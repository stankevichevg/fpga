==> flow/design.v <==
`default_nettype none
module uart
#(
    parameter DELAY_FRAMES = 234  
)
(
    input clk,
    input uart_rx,
    output uart_tx,
    output reg [5:0] led,
    input btn1
);
localparam HALF_DELAY_WAIT = (DELAY_FRAMES / 2);
reg [3:0] rxState = 0;
reg [12:0] rxCounter = 0;
reg [7:0] dataIn = 0;
reg [2:0] rxBitNumber = 0;
reg byteReady = 0;
localparam RX_STATE_IDLE = 0;
localparam RX_STATE_START_BIT = 1;
localparam RX_STATE_READ_WAIT = 2;
localparam RX_STATE_READ = 3;
localparam RX_STATE_STOP_BIT = 5;
always @(posedge clk) begin
    case (rxState)
        RX_STATE_IDLE: begin
            if (uart_rx == 0) begin
                rxState <= RX_STATE_START_BIT;
                rxCounter <= 1;
                rxBitNumber <= 0;
                byteReady <= 0;
            end
        end 
        RX_STATE_START_BIT: begin
            if (rxCounter == HALF_DELAY_WAIT) begin
                rxState <= RX_STATE_READ_WAIT;
                rxCounter <= 1;
            end else 
                rxCounter <= rxCounter + 1;
        end
        RX_STATE_READ_WAIT: begin
            rxCounter <= rxCounter + 1;
            if ((rxCounter + 1) == DELAY_FRAMES) begin
                rxState <= RX_STATE_READ;
            end
        end
        RX_STATE_READ: begin
            rxCounter <= 1;
            dataIn <= {uart_rx, dataIn[7:1]};
            rxBitNumber <= rxBitNumber + 1;
            if (rxBitNumber == 3'b111)
                rxState <= RX_STATE_STOP_BIT;
            else
                rxState <= RX_STATE_READ_WAIT;
        end
        RX_STATE_STOP_BIT: begin
            rxCounter <= rxCounter + 1;
            if ((rxCounter + 1) == DELAY_FRAMES) begin
                rxState <= RX_STATE_IDLE;
                rxCounter <= 0;
                byteReady <= 1;
            end
        end
    endcase
end
always @(posedge clk) begin
    if (byteReady) begin
        led <= ~dataIn[5:0];
    end
end
reg [3:0] txState = 0;
reg [24:0] txCounter = 0;
reg [7:0] dataOut = 0;
reg txPinRegister = 1;
reg [2:0] txBitNumber = 0;
reg [3:0] txByteCounter = 0;
assign uart_tx = txPinRegister;
localparam MEMORY_LENGTH = 12;
reg [7:0] testMemory [MEMORY_LENGTH-1:0];
initial begin
    testMemory[0] = "L";
    testMemory[1] = "u";
    testMemory[2] = "s";
    testMemory[3] = "h";
    testMemory[4] = "a";
    testMemory[5] = "y";
    testMemory[6] = " ";
    testMemory[7] = "L";
    testMemory[8] = "a";
    testMemory[9] = "b";
    testMemory[10] = "s";
    testMemory[11] = " ";
end
localparam TX_STATE_IDLE = 0;
localparam TX_STATE_START_BIT = 1;
localparam TX_STATE_WRITE = 2;
localparam TX_STATE_STOP_BIT = 3;
localparam TX_STATE_DEBOUNCE = 4;
always @(posedge clk) begin
    case (txState)
        TX_STATE_IDLE: begin
            if (btn1 == 0) begin
                txState <= TX_STATE_START_BIT;
                txCounter <= 0;
                txByteCounter <= 0;
            end
            else begin
                txPinRegister <= 1;
            end
        end 
        TX_STATE_START_BIT: begin
            txPinRegister <= 0;
            if ((txCounter + 1) == DELAY_FRAMES) begin
                txState <= TX_STATE_WRITE;
                dataOut <= testMemory[txByteCounter];
                txBitNumber <= 0;
                txCounter <= 0;
            end else 
                txCounter <= txCounter + 1;
        end
        TX_STATE_WRITE: begin
            txPinRegister <= dataOut[txBitNumber];
            if ((txCounter + 1) == DELAY_FRAMES) begin
                if (txBitNumber == 3'b111) begin
                    txState <= TX_STATE_STOP_BIT;
                end else begin
                    txState <= TX_STATE_WRITE;
                    txBitNumber <= txBitNumber + 1;
                end
                txCounter <= 0;
            end else 
                txCounter <= txCounter + 1;
        end
        TX_STATE_STOP_BIT: begin
            txPinRegister <= 1;
            if ((txCounter + 1) == DELAY_FRAMES) begin
                if (txByteCounter == MEMORY_LENGTH - 1) begin
                    txState <= TX_STATE_DEBOUNCE;
                end else begin
                    txByteCounter <= txByteCounter + 1;
                    txState <= TX_STATE_START_BIT;
                end
                txCounter <= 0;
            end else 
                txCounter <= txCounter + 1;
        end
        TX_STATE_DEBOUNCE: begin
            if (txCounter == 23'b111111111111111111) begin
                if (btn1 == 1) 
                    txState <= TX_STATE_IDLE;
            end else
                txCounter <= txCounter + 1;
        end
    endcase      
end
endmodule
Step by step through the tools: uart
Tool output for the design above, in the order of the flow.
Lines are those of the file above, counted from 1.
Library cell names are shortened.
{"block": "inputs", "top": "uart", "clock": "clk", "cell_library": "sky130hd", "pvt_corner": "tt_025C_1v80"}

Word level
Counts by Yosys on the flattened word-level netlist (proc, flatten, opt, wreduce; memories kept). Register bits leave out memories and registers merged into their read ports (data or address). Print and check cells are left out. Cells with the same type and inputs are merged into one.
Memory sizes are those after Yosys's memory passes, which may raise the word count (mostly to a power of two), join words into wider ones and drop unused or constant bits.
{"block": "word_totals", "regBits": 80, "mem_bits_ro": 84, "clocked_rd_ports_x_width": 7, "memories": 1, "inputBits": 3, "elab_cells": 107}
{"block": "memory_table", "name": "testMemory", "words": 12, "width": 7, "read_ports": 1, "write_ports": 0, "line_no": 79, "text": "reg [7:0] testMemory [MEMORY_LENGTH-1:0];"}
{"block": "op_classes", "add_sub_neg": 5, "n_eq": 29, "n_shift": 1, "muxes": 38, "bitwise": 1, "reduce_and_logical": 20}
{"block": "op_table", "cell": "25-bit parallel mux with 3-bit select", "n": 1}
{"block": "op_table", "cell": "25-bit 2-to-1 mux", "n": 3}
{"block": "op_table", "cell": "13-bit parallel mux with 5-bit select", "n": 1}
{"block": "op_table", "cell": "4-bit 2-to-1 mux", "n": 13}
{"block": "op_table", "cell": "4-bit parallel mux with 5-bit select", "n": 2}
{"block": "op_table", "cell": "13-bit 2-to-1 mux", "n": 3}
{"block": "op_table", "cell": "32-bit by 8-bit == test with 1-bit output (second input constant)", "n": 1}
{"block": "op_table", "cell": "2-bit != test (second input constant)", "n": 14}
{"block": "op_table", "cell": "25-bit by 1-bit adder with 26-bit output (second input constant)", "n": 1}
{"block": "op_table", "cell": "25-bit by 18-bit == test with 1-bit output (second input constant)", "n": 1}
{"block": "op_table", "cell": "3-bit 2-to-1 mux", "n": 6}
{"block": "op_table", "cell": "4-bit by 2-bit == test with 1-bit output (second input constant)", "n": 4}
{"block": "op_table", "cell": "13-bit by 1-bit adder with 14-bit output (second input constant)", "n": 1}
{"block": "op_table", "cell": "14-bit by 8-bit == test with 1-bit output (second input constant)", "n": 1}
{"block": "op_table", "cell": "13-bit by 7-bit == test with 1-bit output (second input constant)", "n": 1}
{"block": "op_table", "cell": "3-bit parallel mux with 2-bit select", "n": 2}
{"block": "op_table", "cell": "5-bit nonzero test", "n": 2}
{"block": "op_table", "cell": "2-bit AND reduction", "n": 4}
{"block": "op_table", "cell": "2-bit nonzero test", "n": 4}
{"block": "op_table", "cell": "4-bit by 1-bit == test with 1-bit output (second input constant)", "n": 2}
{"block": "op_table", "cell": "4-bit by 3-bit == test with 1-bit output (second input constant)", "n": 2}
{"block": "op_table", "cell": "4-bit zero test", "n": 2}
{"block": "op_table", "cell": "4-bit AND reduction", "n": 2}
{"block": "op_table", "cell": "8-bit by 3-bit indexed select with 1-bit output", "n": 1}
{"block": "op_table", "cell": "4-bit parallel mux with 2-bit select", "n": 1}
{"block": "op_table", "cell": "7-bit AND reduction", "n": 1}
{"block": "op_table", "cell": "3-bit by 1-bit adder with 3-bit output (second input constant)", "n": 2}
{"block": "op_table", "cell": "3-bit == test (second input constant)", "n": 2}
Not listed: further kinds 10, cells in them 14.

Depth
Yosys ltp: most cells in a row. Word level: on the elaborated netlist, between registers, memories and ports. Mapped: between sequential cells and ports; inverters and the memories' decode and read muxes count.
{"block": "depth", "word_depth": 4, "abc_area": 0, "mapped_depth": 11, "depth_no_buf": 7}

Mapped cells and area
The flow's flattened synthesis, as Yosys stat reports it; memories are mapped. The netlist is that of the ABC_AREA named above (0 if unset); the other value can give another one.
Totals and module areas in this step are rounded.
{"block": "synth_totals", "cells": 457, "yosys_area_um2": 4720, "sequential_area_um2": 2310, "ffs": 77, "buffers": 28}
{"block": "by_type", "type": "edfxtp_1", "n": 77, "area_total_um2": 2.31E+03}
{"block": "by_type", "type": "xnor2_1", "n": 25, "area_total_um2": 218.96}
{"block": "by_type", "type": "ha_1", "n": 15, "area_total_um2": 187.68}
{"block": "by_type", "type": "nor2_1", "n": 46, "area_total_um2": 172.666}
{"block": "by_type", "type": "a21oi_1", "n": 25, "area_total_um2": 125.12}
{"block": "by_type", "type": "nand3_1", "n": 21, "area_total_um2": 105.101}
{"block": "by_type", "type": "nand2_1", "n": 26, "area_total_um2": 97.594}
{"block": "by_type", "type": "xor2_1", "n": 11, "area_total_um2": 96.342}
{"block": "by_type", "type": "nand4_1", "n": 15, "area_total_um2": 93.84}
{"block": "by_type", "type": "and3_1", "n": 12, "area_total_um2": 75.072}
{"block": "by_type", "type": "inv_1", "n": 19, "area_total_um2": 71.318}
{"block": "by_type", "type": "a211oi_1", "n": 9, "area_total_um2": 67.565}
{"block": "by_type", "type": "nor3_1", "n": 13, "area_total_um2": 65.062}
{"block": "by_type", "type": "o21ai_0", "n": 13, "area_total_um2": 65.062}
{"block": "by_type", "type": "clkbuf_1", "n": 17, "area_total_um2": 63.811}
{"block": "by_type", "type": "and2_1", "n": 10, "area_total_um2": 62.56}
{"block": "by_type", "type": "and4_1", "n": 5, "area_total_um2": 43.792}
{"block": "by_type", "type": "nor4_1", "n": 7, "area_total_um2": 43.792}
Other cell types: 50; their cells: 91.

Timing after synthesis
Source: OpenSTA report_checks on the synthesized netlist (no wires, ideal clock, input and output delay 20% of the period each), path of least setup slack; recovery checks are left aside. Register names are those of the netlist, which keeps one name where synthesis merged equal registers.
{"block": "synth_timing", "path_kind": "register to register", "from": "reg txCounter[0]", "to": "reg txCounter[0]", "clock_period_ns": 4.38, "setup_time_ns": 0.446, "t_first_pin_ns": 0.000, "arrival_ns": 3.538, "required_ns": 3.934, "slack_ns": 0.396, "delay_ns": 3.984, "path_stages": 10, "period_less_setup_slack_ns": 3.984}
"delay_ns" is the arrival time less input delay plus setup time.
"path_stages": output pins that drive a net of the path, with the launching flip-flop's if there is one; two outputs of one cell count as two.
"period_less_setup_slack_ns" = period - worst setup slack (recovery checks aside). The figure is calculated, with input and output delays left at 20% of the set period.
The rows between start and end are the longest chain of elaborated cells between them; the timing report does not say that the signal goes this way. Where chains are equally long, one stands for them.
A line is the first line of the expression or statement that the cell stems from. Yosys adds cells for indexed reads and writes and turns some case tables into memories.
A register here has more assigning lines than the two given.
Only ways into the end's enable, where the timed path ends, are counted here.
{"block": "synth_between", "path_cell_list": "edfxtp_1 ha_1 buf_2 and3_1 clkbuf_2 and3_1 buf_2 nand4_1 nor2_1 a211oi_1", "elab_chain_cells": 3, "cone_cells": 3, "lines_between": 1, "cone_classes": "2 x eq/ne; 1 x reduce/logical"}
{"block": "synth_rtl", "item": "from (decl)", "line_no": 72, "text": "reg [24:0] txCounter = 0;"}
{"block": "synth_rtl", "item": "from (assign)", "line_no": 119, "text": "txCounter <= txCounter + 1;"}
{"block": "synth_rtl", "item": "from (assign)", "line_no": 132, "text": "txCounter <= txCounter + 1;"}
{"block": "synth_rtl", "item": "25-bit by 18-bit == test with 1-bit output", "line_no": 148, "text": "if (txCounter == 23'b111111111111111111) begin"}
{"block": "synth_rtl", "item": "2-bit != test"}
{"block": "synth_rtl", "item": "3-bit AND reduction"}
{"block": "synth_rtl", "item": "to (assign)", "line_no": 145, "text": "txCounter <= txCounter + 1;"}
{"block": "synth_rtl", "item": "to (assign)", "line_no": 152, "text": "txCounter <= txCounter + 1;"}
{"block": "synth_rtl", "item": "to (decl)", "line_no": 72}

Timing after layout
Path of least setup slack in the final report of job 1 (OpenROAD, finished layout, wires in). Where an end is a register, its clock arrival counts in the times.
{"block": "layout_timing", "path_kind": "register to register", "from": "reg txCounter[0]", "to": "reg dataOut[1]", "clock_period_ns": 5.68, "setup_time_ns": 0.36, "t_first_pin_ns": 0.34, "arrival_ns": 3.48, "required_ns": 5.66, "slack_ns": 2.18, "path_stages": 8}
The rows between start and end are the longest chain of elaborated cells between them; the timing report does not say that the signal goes this way. Where chains are equally long, one stands for them.
A register here has more assigning lines than the two given.
{"block": "layout_between", "path_cell_list": "edfxtp_1 ha_1 and3_1 and3_1 a41oi_1 nor4_2 and4_1 nor4b_4", "elab_chain_cells": 3, "cone_cells": 3, "cone_classes": "1 x add/sub; 1 x eq/ne; 1 x reduce/logical"}
{"block": "layout_rtl", "item": "from (decl)", "line_no": 72, "text": "reg [24:0] txCounter = 0;"}
{"block": "layout_rtl", "item": "from (assign)", "line_no": 119, "text": "txCounter <= txCounter + 1;"}
{"block": "layout_rtl", "item": "from (assign)", "line_no": 132, "text": "txCounter <= txCounter + 1;"}
{"block": "layout_rtl", "item": "25-bit by 1-bit adder with 26-bit output", "line_no": 113, "text": "if ((txCounter + 1) == DELAY_FRAMES) begin"}
{"block": "layout_rtl", "item": "32-bit by 8-bit == test with 1-bit output", "line_no": 113}
{"block": "layout_rtl", "item": "2-bit AND reduction"}
{"block": "layout_rtl", "item": "to (decl)", "line_no": 73, "text": "reg [7:0] dataOut = 0;"}

--- measured runs ---
Design uart on sky130hd. What follows are 2 stored runs of the flow, each under its own settings; their order means nothing. The constraints put input and output delay at 20% of the set period each and load the outputs with 0.01 pF.
"period_less_ws_ns": clock period set for the run, less the worst setup slack. It is reckoned from that one timing run; input and output delays stay at 20% of the period that was set.
"worst_path_ns" is the time allowed to the run's worst setup path (the clock period less input and output delay, where it has them) less its slack. Clock arrival times count: a late capture clock shortens it, a late launch clock lengthens it.
By "design_power_mw" is meant OpenSTA's value without simulated activity: inputs other than the clock are taken to toggle once in ten clock periods, and the tool carries that through the logic.
The results are shown rounded.

Job 1
==> flow/run.sh <==
#!/bin/bash
# the make line also repeats the synthesis and layout settings of config.mk as NAME=value (left out here)
make -C /OpenROAD-flow-scripts/flow DESIGN_CONFIG=/design/flow/config.mk WORK_HOME=/design/flow/orfs CLKGATE_MAP_FILE= finish
==> flow/config.mk <==
export PLATFORM = sky130hd
export DESIGN_NAME = uart
export DESIGN_NICKNAME = uart
export VERILOG_FILES = /design/flow/design.v
export SDC_FILE = /design/flow/constraint.sdc
export NUM_CORES = 4
export LEC_CHECK = 0
export CAP_MARGIN = 20
export CELL_PAD_IN_SITES_GLOBAL_PLACEMENT = 3
export CORE_ASPECT_RATIO = 1.86
export CORE_MARGIN = 2
export CORE_UTILIZATION = 23
export GPL_TIMING_DRIVEN = 1
export PLACE_DENSITY_LB_ADDON = 0.06
export SETUP_SLACK_MARGIN = 0.57
export SLEW_MARGIN = 35
==> flow/constraint.sdc <==
create_clock -name core_clock -period 5.68 [get_ports {clk}]
set_input_delay 1.1360 -clock core_clock [delete_from_list [all_inputs] [get_ports {clk}]]
set_output_delay 1.1360 -clock core_clock [all_outputs]
set_load 0.01 [all_outputs]

==> results of job 1, as JSON <==
{
  "worst_path_ns": 3.50,
  "timing.worst_path_kind": "register to register",
  "util_frac": 0.262,
  "final_hold_ws_ns": 0.420,
  "fin_tns_ns": 0.000,
  "synth_area_um2": 4720,
  "design.die.area_um2": 21800,
  "design_power_mw": 1.79,
  "fin_ws_ns": 2.18,
  "finish.stdcell_area_um2": 5290,
  "period_less_ws_ns": 3.502
}

Job 2
==> flow/run.sh <==
#!/bin/bash
# the make line also repeats the synthesis and layout settings of config.mk as NAME=value (left out here)
make -C /OpenROAD-flow-scripts/flow DESIGN_CONFIG=/design/flow/config.mk WORK_HOME=/design/flow/orfs CLKGATE_MAP_FILE= finish
==> flow/config.mk <==
export PLATFORM = sky130hd
export DESIGN_NAME = uart
export DESIGN_NICKNAME = uart
export VERILOG_FILES = /design/flow/design.v
export SDC_FILE = /design/flow/constraint.sdc
export NUM_CORES = 4
export LEC_CHECK = 0
export CAP_MARGIN = 20
export CORE_MARGIN = 2
export CORE_UTILIZATION = 56
export GPL_TIMING_DRIVEN = 0
export MAX_ROUTING_LAYER = met5
export PLACE_DENSITY_LB_ADDON = 0.12
export SETUP_SLACK_MARGIN = 0.61
export SLEW_MARGIN = 20
export TNS_END_PERCENT = 100
==> flow/constraint.sdc <==
create_clock -name core_clock -period 3.36 [get_ports {clk}]
set_input_delay 0.6720 -clock core_clock [delete_from_list [all_inputs] [get_ports {clk}]]
set_output_delay 0.6720 -clock core_clock [all_outputs]
set_load 0.01 [all_outputs]

==> results of job 2, as JSON <==
{
  "worst_path_ns": 2.91,
  "timing.worst_path_kind": "register to register",
  "util_frac": 0.688,
  "final_hold_ws_ns": 0.434,
  "fin_tns_ns": 0.000,
  "synth_area_um2": 4720,
  "design.die.area_um2": 9190,
  "design_power_mw": 2.86,
  "fin_ws_ns": 0.451,
  "finish.stdcell_area_um2": 5650,
  "period_less_ws_ns": 2.909
}
--- end ---
