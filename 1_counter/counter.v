==> flow/design.v <==
module counter
(
    input clk,
    input btn1,
    input btn2,
    output [5:0] led
);
localparam WAIT_TIME = 13500000;
reg [5:0] ledCounter = 0;
reg [23:0] clockCounter = 0;
always @(posedge clk) begin
    if (!btn1) begin
        clockCounter <= 0;
        ledCounter <= 0;
    end
    if (!btn2) begin
        clockCounter <= 0;
        ledCounter <= 63;
    end
    clockCounter <= clockCounter + 1;
    if (clockCounter == WAIT_TIME) begin
        clockCounter <= 0;
        ledCounter <= ledCounter + 1;
    end
end
assign led = ~ledCounter;
endmodule
Tool chain data of counter
Tool output for the design above, in the order of the flow.
Line numbers count from 1 in the design file above.
Cell names lack the library's common part.
{"block": "setup", "design": "counter", "clk_port": "clk", "library": "sky130hd", "lib_corner": "tt_025C_1v80"}

Elaborated design
Counts by Yosys on the flattened word-level netlist (proc, flatten, opt, wreduce; memories kept). Register bits leave out memories and registers merged into their read ports (data or address). Print and check cells are left out. Cells with the same type and inputs are merged into one.
{"block": "op_classes", "n_addsub": 2, "equal": 2, "muxes": 3, "logic": 1}
{"block": "op_table", "cell": "adder 24 x 1 -> 24 bit with constant B", "count": 1}
{"block": "op_table", "cell": "== test 24 bit with constant B", "count": 1}
{"block": "op_table", "cell": "two-way mux 6 bit", "count": 3}
{"block": "op_table", "cell": "adder 6 x 1 -> 6 bit with constant B", "count": 1}
{"block": "op_table", "cell": "NOT 6 bit", "count": 1}
{"block": "op_table", "cell": "inequality test 3 x 2 -> 1 bit with constant B", "count": 1}
{"block": "bits", "regBits": 30, "inputBits": 3, "out_inout_bits": 6, "wordCells": 10}

Depth
Yosys ltp: most cells in a row. Word level: on the elaborated netlist, between registers, memories and ports. Mapped: between sequential cells and ports; inverters and the memories' decode and read muxes count.
{"block": "depth", "ltp_word": 3, "abc_area": 0, "mapped_depth": 7, "depth_no_buf": 6}

Netlist
Source: synth_stat.txt of the flow (Yosys; design flattened, memories mapped). It holds for the ABC_AREA given above (unset counts as 0); a run with the other value may have another netlist.
The area totals of this step are shown rounded.
{"block": "types", "type": "dfxtp_1", "count": 24, "area_total_um2": 480.461}
{"block": "types", "type": "edfxtp_1", "count": 6, "area_total_um2": 180.173}
{"block": "types", "type": "xnor2_1", "count": 18, "area_total_um2": 157.651}
{"block": "types", "type": "nand3_1", "count": 12, "area_total_um2": 60.058}
{"block": "types", "type": "nor2_1", "count": 16, "area_total_um2": 60.058}
{"block": "types", "type": "a21oi_1", "count": 10, "area_total_um2": 50.048}
{"block": "types", "type": "inv_1", "count": 11, "area_total_um2": 41.29}
{"block": "types", "type": "ha_1", "count": 3, "area_total_um2": 37.536}
{"block": "types", "type": "nand4_1", "count": 5, "area_total_um2": 31.28}
{"block": "types", "type": "or3_1", "count": 5, "area_total_um2": 31.28}
{"block": "types", "type": "nor3_1", "count": 6, "area_total_um2": 30.029}
{"block": "types", "type": "or4_1", "count": 4, "area_total_um2": 30.029}
{"block": "types", "type": "nand2_1", "count": 7, "area_total_um2": 26.275}
{"block": "types", "type": "o21ai_0", "count": 4, "area_total_um2": 20.019}
{"block": "types", "type": "nor4_1", "count": 3, "area_total_um2": 18.768}
{"block": "types", "type": "and4_1", "count": 2, "area_total_um2": 17.517}
{"block": "types", "type": "xor2_1", "count": 2, "area_total_um2": 17.517}
{"block": "types", "type": "nand3b_1", "count": 2, "area_total_um2": 15.014}
Not listed: further types 10, cells in them 12.
{"block": "synth_totals", "cells": 152, "yosys_area_um2": 1398, "seq_area_um2": 660.6, "flip_flops": 30, "buf_cells": 4}

Worst setup path after synthesis
OpenSTA on the mapped netlist: ideal clock, no wires. The path of least setup slack (recovery checks aside). Input and output delay are each 20% of the period. Register names are those of the netlist, which keeps one name where synthesis merged equal registers.
{"block": "synth_path", "path_kind": "reg-to-reg", "startpoint": "reg clockCounter[17]", "endpoint": "reg ledCounter[0]", "clock_period_ns": 2.11, "setup_time_ns": 0.318, "t_first_pin_ns": 0.000, "arrival_ns": 1.938, "required_ns": 1.792, "slack_ns": -0.146, "path_delay_ns": 2.256, "path_stages": 5, "path_buffers": 0, "synth_period_reached_ns": 2.256}
"path_delay_ns" is the arrival time less input delay plus setup time.
"path_stages" counts driving pins, that of a launching flip-flop among them; a cell with two outputs on the path counts twice.
"synth_period_reached_ns" = period - worst setup slack (recovery checks aside). The figure is calculated, with input and output delays left at 20% of the set period.
Between the ends stands the longest chain of elaborated cells between them, by number of cells; it is not shown to be the way that was timed. Of several equally long chains one is given.
Each line given opens the expression or statement behind the cell; cells for indexed reads and writes are added by Yosys, which also makes memories of some case tables.
A register here has more assigning lines than the two given.
The path ends at the enable pin of a flip-flop; only ways to that pin are counted.
{"block": "synth_via", "path_cell_list": "dfxtp_1 > or4_1 > or4_4 > o31a_1 > nand2_1", "elab_chain_cells": 2, "cells_between": 2, "lines_between": 1, "classes_between": "eq/ne: 2"}
{"block": "synth_rtl", "element": "from (decl)", "line": 10, "source": "reg [23:0] clockCounter = 0;"}
{"block": "synth_rtl", "element": "from (assign)", "line": 13, "source": "clockCounter <= 0;"}
{"block": "synth_rtl", "element": "from (assign)", "line": 20, "source": "clockCounter <= clockCounter + 1;"}
{"block": "synth_rtl", "element": "== test 24 bit", "line": 21, "source": "if (clockCounter == WAIT_TIME) begin"}
{"block": "synth_rtl", "element": "inequality test 3 x 2 -> 1 bit"}
{"block": "synth_rtl", "element": "to (assign)", "line": 18, "source": "ledCounter <= 63;"}
{"block": "synth_rtl", "element": "to (assign)", "line": 23, "source": "ledCounter <= ledCounter + 1;"}
{"block": "synth_rtl", "element": "to (decl)", "line": 9, "source": "reg [5:0] ledCounter = 0;"}

Path in the finished layout
Path of least setup slack in the final report of run 2 (OpenROAD, finished layout, wires in). Where an end is a register, its clock arrival counts in the times.
{"block": "layout_path", "path_kind": "reg-to-reg", "startpoint": "reg clockCounter[17]", "endpoint": "reg ledCounter[3]", "clock_period_ns": 2.21, "setup_time_ns": 0.28, "t_first_pin_ns": 0.28, "arrival_ns": 2.13, "required_ns": 2.20, "slack_ns": 0.07, "path_stages": 5, "path_buffers": 0}
Between the ends stands the longest chain of elaborated cells between them, by number of cells; it is not shown to be the way that was timed. Of several equally long chains one is given.
A register here has more assigning lines than the two given.
The path ends at the enable pin of a flip-flop; only ways to that pin are counted.
{"block": "layout_via", "path_cell_list": "dfxtp_2 > or4_4 > or4_4 > o31a_1 > nand2_4", "elab_chain_cells": 2, "cells_between": 2, "lines_between": 1, "classes_between": "eq/ne: 2"}
{"block": "layout_rtl", "element": "from (decl)", "line": 10, "source": "reg [23:0] clockCounter = 0;"}
{"block": "layout_rtl", "element": "from (assign)", "line": 13, "source": "clockCounter <= 0;"}
{"block": "layout_rtl", "element": "from (assign)", "line": 20, "source": "clockCounter <= clockCounter + 1;"}
{"block": "layout_rtl", "element": "== test 24 bit", "line": 21, "source": "if (clockCounter == WAIT_TIME) begin"}
{"block": "layout_rtl", "element": "inequality test 3 x 2 -> 1 bit"}
{"block": "layout_rtl", "element": "to (assign)", "line": 18, "source": "ledCounter <= 63;"}
{"block": "layout_rtl", "element": "to (assign)", "line": 23, "source": "ledCounter <= ledCounter + 1;"}
{"block": "layout_rtl", "element": "to (decl)", "line": 9, "source": "reg [5:0] ledCounter = 0;"}

Add stored flow runs of counter

Below are 2 stored runs of the flow (Yosys, OpenROAD; platform sky130hd) on counter, each with its settings and what was measured, unordered. Constraints: input delay and output delay 20% of the set period each, output load 0.01 pF.
By "achieved_period_ns" is meant the clock period of the run minus its worst setup slack. This is arithmetic on one report: input and output delays are still those of the set period (20% each).
"worst_path_ns": the worst setup path's part of the clock period (all of it between registers, 20% less for each end at a port) less its slack. A launch clock that arrives late makes it longer, a capture clock that arrives late makes it shorter.
By "final_power_uw" is meant OpenSTA's value without simulated activity: inputs other than the clock are taken to toggle once in ten clock periods, and the tool carries that through the logic.
The results are shown rounded.

{"run": "run 1", "settings": { "period_ns": 2.61, "CORE_UTILIZATION": 54, "SETUP_SLACK_MARGIN": 0.71, "PLACE_DENSITY_LB_ADDON": 0.13, "CORE_MARGIN": 8, "CELL_PAD_IN_SITES_DETAIL_PLACEMENT": 2, "GPL_TIMING_DRIVEN": 1, "CTS_CLUSTER_DIAMETER": 382, "SLEW_MARGIN": 0, "CAP_MARGIN": 20 }, "outcome": "unfinished; error DPL-0033 in placement"}
{"run": "run 2", "settings": { "period_ns": 2.21, "CORE_UTILIZATION": 22, "SETUP_SLACK_MARGIN": 0.13, "PLACE_DENSITY_LB_ADDON": 0.1, "HOLD_SLACK_MARGIN": 0.14, "CORE_MARGIN": 3, "CELL_PAD_IN_SITES_GLOBAL_PLACEMENT": 1, "ABC_AREA": 0, "GPL_TIMING_DRIVEN": 1, "CTS_CLUSTER_SIZE": 22, "CAP_MARGIN": 0, "MIN_ROUTING_LAYER": "met2", "SLEW_MARGIN": 20 }, "results": { "yosys.chip_area_um2": 1398, "total_negative_slack_ns": 0.000, "worst_path_ns": 2.14, "critical_path_kind": "reg-to-reg", "setup_ws_ns": 0.074, "utilization_pct": 30.1, "design.die.area_um2": 7345, "final_power_uw": 1013, "achieved_period_ns": 2.136, "final_stdcell_area_um2": 1812 }}
